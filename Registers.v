==> flow/design.v <==
`timescale 1ns / 1ns
module RegisterFile(clk,rst,windowIn,WriteDataEnable,ReadReg1,ReadReg2,WriteReg,WriteData,ReadData1,ReadData2);
  input             clk,rst,WriteDataEnable;
  input      [1 :0] ReadReg1,ReadReg2,WriteReg;
  input      [15:0] WriteData;
  input      [1 :0] windowIn;
  output reg [15:0] ReadData1,ReadData2;
  reg        [15:0] r0;
  reg        [15:0] r1;
  reg        [15:0] r2;
  reg        [15:0] r3;
  reg        [15:0] r4;
  reg        [15:0] r5;
  reg        [15:0] r6;
  reg        [15:0] r7;
  reg        [15:0] r8;
  reg        [2 :0]  window;
  always @ ( posedge clk or posedge rst ) begin
    if (rst) begin
      r0        <= 16'b0;
      r1        <= 16'b0;
      r2        <= 16'b0;
      r3        <= 16'b0;
      r4        <= 16'b0;
      r5        <= 16'b0;
      r6        <= 16'b0;
      r7        <= 16'b0;
      r8        <= 16'b0;
      window    <=  2'b0;
      ReadData1 <= 16'b0;
      ReadData2 <= 16'b0;
    end
    else begin
      if   (windowIn != window) begin
        window <= windowIn;
      end
      case (window)
        2'b00:begin
          case (ReadReg1)
            2'b00:ReadData1<=r0;
            2'b01:ReadData1<=r1;
            2'b10:ReadData1<=r2;
            2'b11:ReadData1<=r3;
          endcase
          case (ReadReg2)
            2'b00:ReadData2<=r0;
            2'b01:ReadData2<=r1;
            2'b10:ReadData2<=r2;
            2'b11:ReadData2<=r3;
          endcase
        end
        2'b01:begin
          case (ReadReg1)
            2'b00:ReadData1<=r2;
            2'b01:ReadData1<=r3;
            2'b10:ReadData1<=r4;
            2'b11:ReadData1<=r5;
          endcase
          case (ReadReg2)
            2'b00:ReadData2<=r2;
            2'b01:ReadData2<=r3;
            2'b10:ReadData2<=r4;
            2'b11:ReadData2<=r5;
          endcase
        end
        2'b10:begin
          case (ReadReg1)
            2'b00:ReadData1<=r4;
            2'b01:ReadData1<=r5;
            2'b10:ReadData1<=r6;
            2'b11:ReadData1<=r7;
          endcase
          case (ReadReg2)
            2'b00:ReadData2<=r4;
            2'b01:ReadData2<=r5;
            2'b10:ReadData2<=r6;
            2'b11:ReadData2<=r7;
          endcase
        end
        2'b11:begin
          case (ReadReg1)
            2'b00:ReadData1<=r6;
            2'b01:ReadData1<=r7;
            2'b10:ReadData1<=r8;
            2'b11:ReadData1<=r1;
          endcase
          case (ReadReg2)
            2'b00:ReadData2<=r6;
            2'b01:ReadData2<=r7;
            2'b10:ReadData2<=r8;
            2'b11:ReadData2<=r1;
          endcase
        end
      endcase
      if   (WriteDataEnable)begin
        case(window)
          2'b00:r0<=WriteData;
          2'b01:r2<=WriteData;
          2'b10:r4<=WriteData;
          2'b11:r6<=WriteData;
        endcase
      end
    end
  end
endmodule
# Step by step through the tools: RegisterFile
# Tool output for the design above, in the order of the flow.
# Lines are those of the file above, counted from 1.
# The mark - stands for no value.
# inputs
design,RegisterFile
clk_port,clk
lib,sky130hd
lib_corner,tt_025C_1v80

# Elaborated design
# Source: Yosys, flattened and elaborated, memories not mapped. Widths are those after wreduce. Registers that Yosys merges into a memory's read port (data or address) are not register bits. Print and check cells do not count. Equal cells are merged and count once.
# bits
elab_cells,39
register_bits,98
out_inout_bits,32
# classes
equal,10
n_reduce_logical,12
muxes,10
# ops
op,count
case mux 16 bit (select 3 bit),6
case mux 16 bit (select 4 bit),2
case mux 16 bit (select 2 bit),2
== test 2 bit with constant B,6
AND reduction 2 bit,4
== test 2 x 1 -> 1 bit with constant B,3
OR reduction 3 bit,2
zero test 2 bit,2
OR reduction 2 bit,2
nonzero test 4 bit,1
zero test 3 bit,1
inequality test 2 bit,1

# Depth
# Depth = most cells in a row (Yosys ltp): at word level without a register or memory, in the mapped netlist without a sequential cell, where the memories' decode and read muxes count.
# logic_depth
word_depth,4
ABC_AREA,0
ltp_mapped,6
depth_no_buf,3

# Synthesis result
# Yosys stat after the flow's synthesis: flattened, memories mapped to cells. It holds for the ABC_AREA given above (unset counts as 0); a run with the other value may have another netlist.
# synth_totals
flip_flops,98
cells,462
area_um2,5332.6
# by_type
cell,count,type_area_um2
sky130_fd_sc_hd__dfrtp_1,98,2.45E+03
sky130_fd_sc_hd__mux2i_1,77,770.739
sky130_fd_sc_hd__mux2_2,65,731.952
sky130_fd_sc_hd__nand3b_1,30,225.216
sky130_fd_sc_hd__o21a_1,30,225.216
sky130_fd_sc_hd__o22ai_1,30,187.68
sky130_fd_sc_hd__a21oi_1,31,155.149
sky130_fd_sc_hd__o21ai_0,31,155.149
sky130_fd_sc_hd__buf_2,18,90.086
sky130_fd_sc_hd__clkbuf_1,18,67.565
sky130_fd_sc_hd__buf_4,6,45.043
sky130_fd_sc_hd__buf_6,4,45.043
sky130_fd_sc_hd__or3b_1,4,35.034
sky130_fd_sc_hd__nand3b_2,2,22.522
sky130_fd_sc_hd__xor2_1,2,17.517
sky130_fd_sc_hd__a31oi_1,2,12.512
sky130_fd_sc_hd__inv_1,3,11.261
sky130_fd_sc_hd__nand3_2,1,10.01
# Other cell types: 10; their cells: 10.

# Worst setup path after synthesis
# OpenSTA on the mapped netlist: ideal clock, no wires. The path of least setup slack (recovery checks aside). Input and output delay are each 20% of the period. Register names are those of the netlist, which keeps one name where synthesis merged equal registers.
# synth_path
path_kind,register to register
start,reg window[0]
end,reg r0[0]
arrival_ns,1.427
n_path_buf,3
clock_period_ns,1.88
path_delay_ns,1.552
setup_ns,0.125
setup_slack_ns,0.329
path_stages,7
period_less_setup_slack_ns,1.551
# "path_delay_ns" = arrival - input delay + setup time.
# "path_stages": output pins that drive a net of the path, with the launching flip-flop's if there is one; two outputs of one cell count as two.
# "period_less_setup_slack_ns" = period - worst setup slack (recovery checks aside). The figure is calculated, with input and output delays left at 20% of the set period.
# Between the ends stands the longest chain of elaborated cells between them, by number of cells; it is not shown to be the way that was timed. Of several equally long chains one is given.
# A line is the first line of the expression or statement that the cell stems from. Yosys adds cells for indexed reads and writes and turns some case tables into memories.
# synth_via
path_cell_list,sky130_fd_sc_hd__dfrtp_1 > sky130_fd_sc_hd__buf_6 > sky130_fd_sc_hd__nor2_2 > sky130_fd_sc_hd__and2_1 > sky130_fd_sc_hd__buf_2 > sky130_fd_sc_hd__buf_4 > sky130_fd_sc_hd__mux2_2
elab_chain_len,2
# synth_rtl
item,line,text
start: assignment,29,window    <=  2'b0;
start: assignment,35,window <= windowIn;
zero test 3 bit,96,case(window)
AND reduction 2 bit,-,
end: assignment,20,r0        <= 16'b0;
end: assignment,97,2'b00:r0<=WriteData;
end: declaration,8,reg        [15:0] r0;

# Timing after layout
# From the final timing report of flow run A: the path of least setup slack in the routed layout; clock arrival at registers is part of the times.
# layout_path
path_kind,register to output
start,reg ReadData2[6]
end,out ReadData2[6]
output_delay_ns,0.31
clock_period_ns,1.57
setup_slack_ns,0.04
path_stages,2
arrival_ns,1.22
n_path_buf,1
# A register here has more assigning lines than the two given.
# layout_via
path_cell_list,sky130_fd_sc_hd__dfrtp_1 > sky130_fd_sc_hd__clkdlybuf4s50_1
elab_chain_len,0
# layout_rtl
item,line,text
start: declaration,7,"output reg [15:0] ReadData1,ReadData2;"
start: assignment,46,2'b00:ReadData2<=r0;
start: assignment,47,2'b01:ReadData2<=r1;
end: declaration,7,

# Settings and measured results of 2 stored flow runs for module RegisterFile (sky130hd), not sorted in any way. The constraints put input and output delay at 20% of the set period each and load the outputs with 0.01 pF.
# By "worst_setup_path_time_ns" is meant the share of the clock period that the worst setup path is allowed (20% is reserved at inputs, 20% at outputs), minus its slack. Clock arrival times at its registers enter into it.
# "power_mw" rests on the timing tool's default activity at the inputs, not on a simulated workload.
# Settings: n/a = not set for that run.
run,period_ns,CORE_UTILIZATION,CAP_MARGIN,CORE_MARGIN,SLEW_MARGIN,SETUP_SLACK_MARGIN,PLACE_DENSITY_LB_ADDON,CORE_ASPECT_RATIO,TNS_END_PERCENT,GPL_ROUTABILITY_DRIVEN,MAX_ROUTING_LAYER,finalCellArea_um2,worst_setup_path_time_ns,worst_setup_path_type,die_area_um2,synth_area_um2,power_mw,timing.setup.ws_ns,finalUtil_pct,holdWs_ns
flow run A,1.57,57,20,2,20,n/a,n/a,n/a,n/a,n/a,n/a,6423.7,1.22,register to output,10145.5,5332.6,6.367,0.038,70.2,0.379
flow run B,1.55,15,0,7,20,0.18,0.15,0.6,20,1,met5,7853.8,1.24,input to register,41199.3,5332.6,8.179,0.002,22.4,0.382
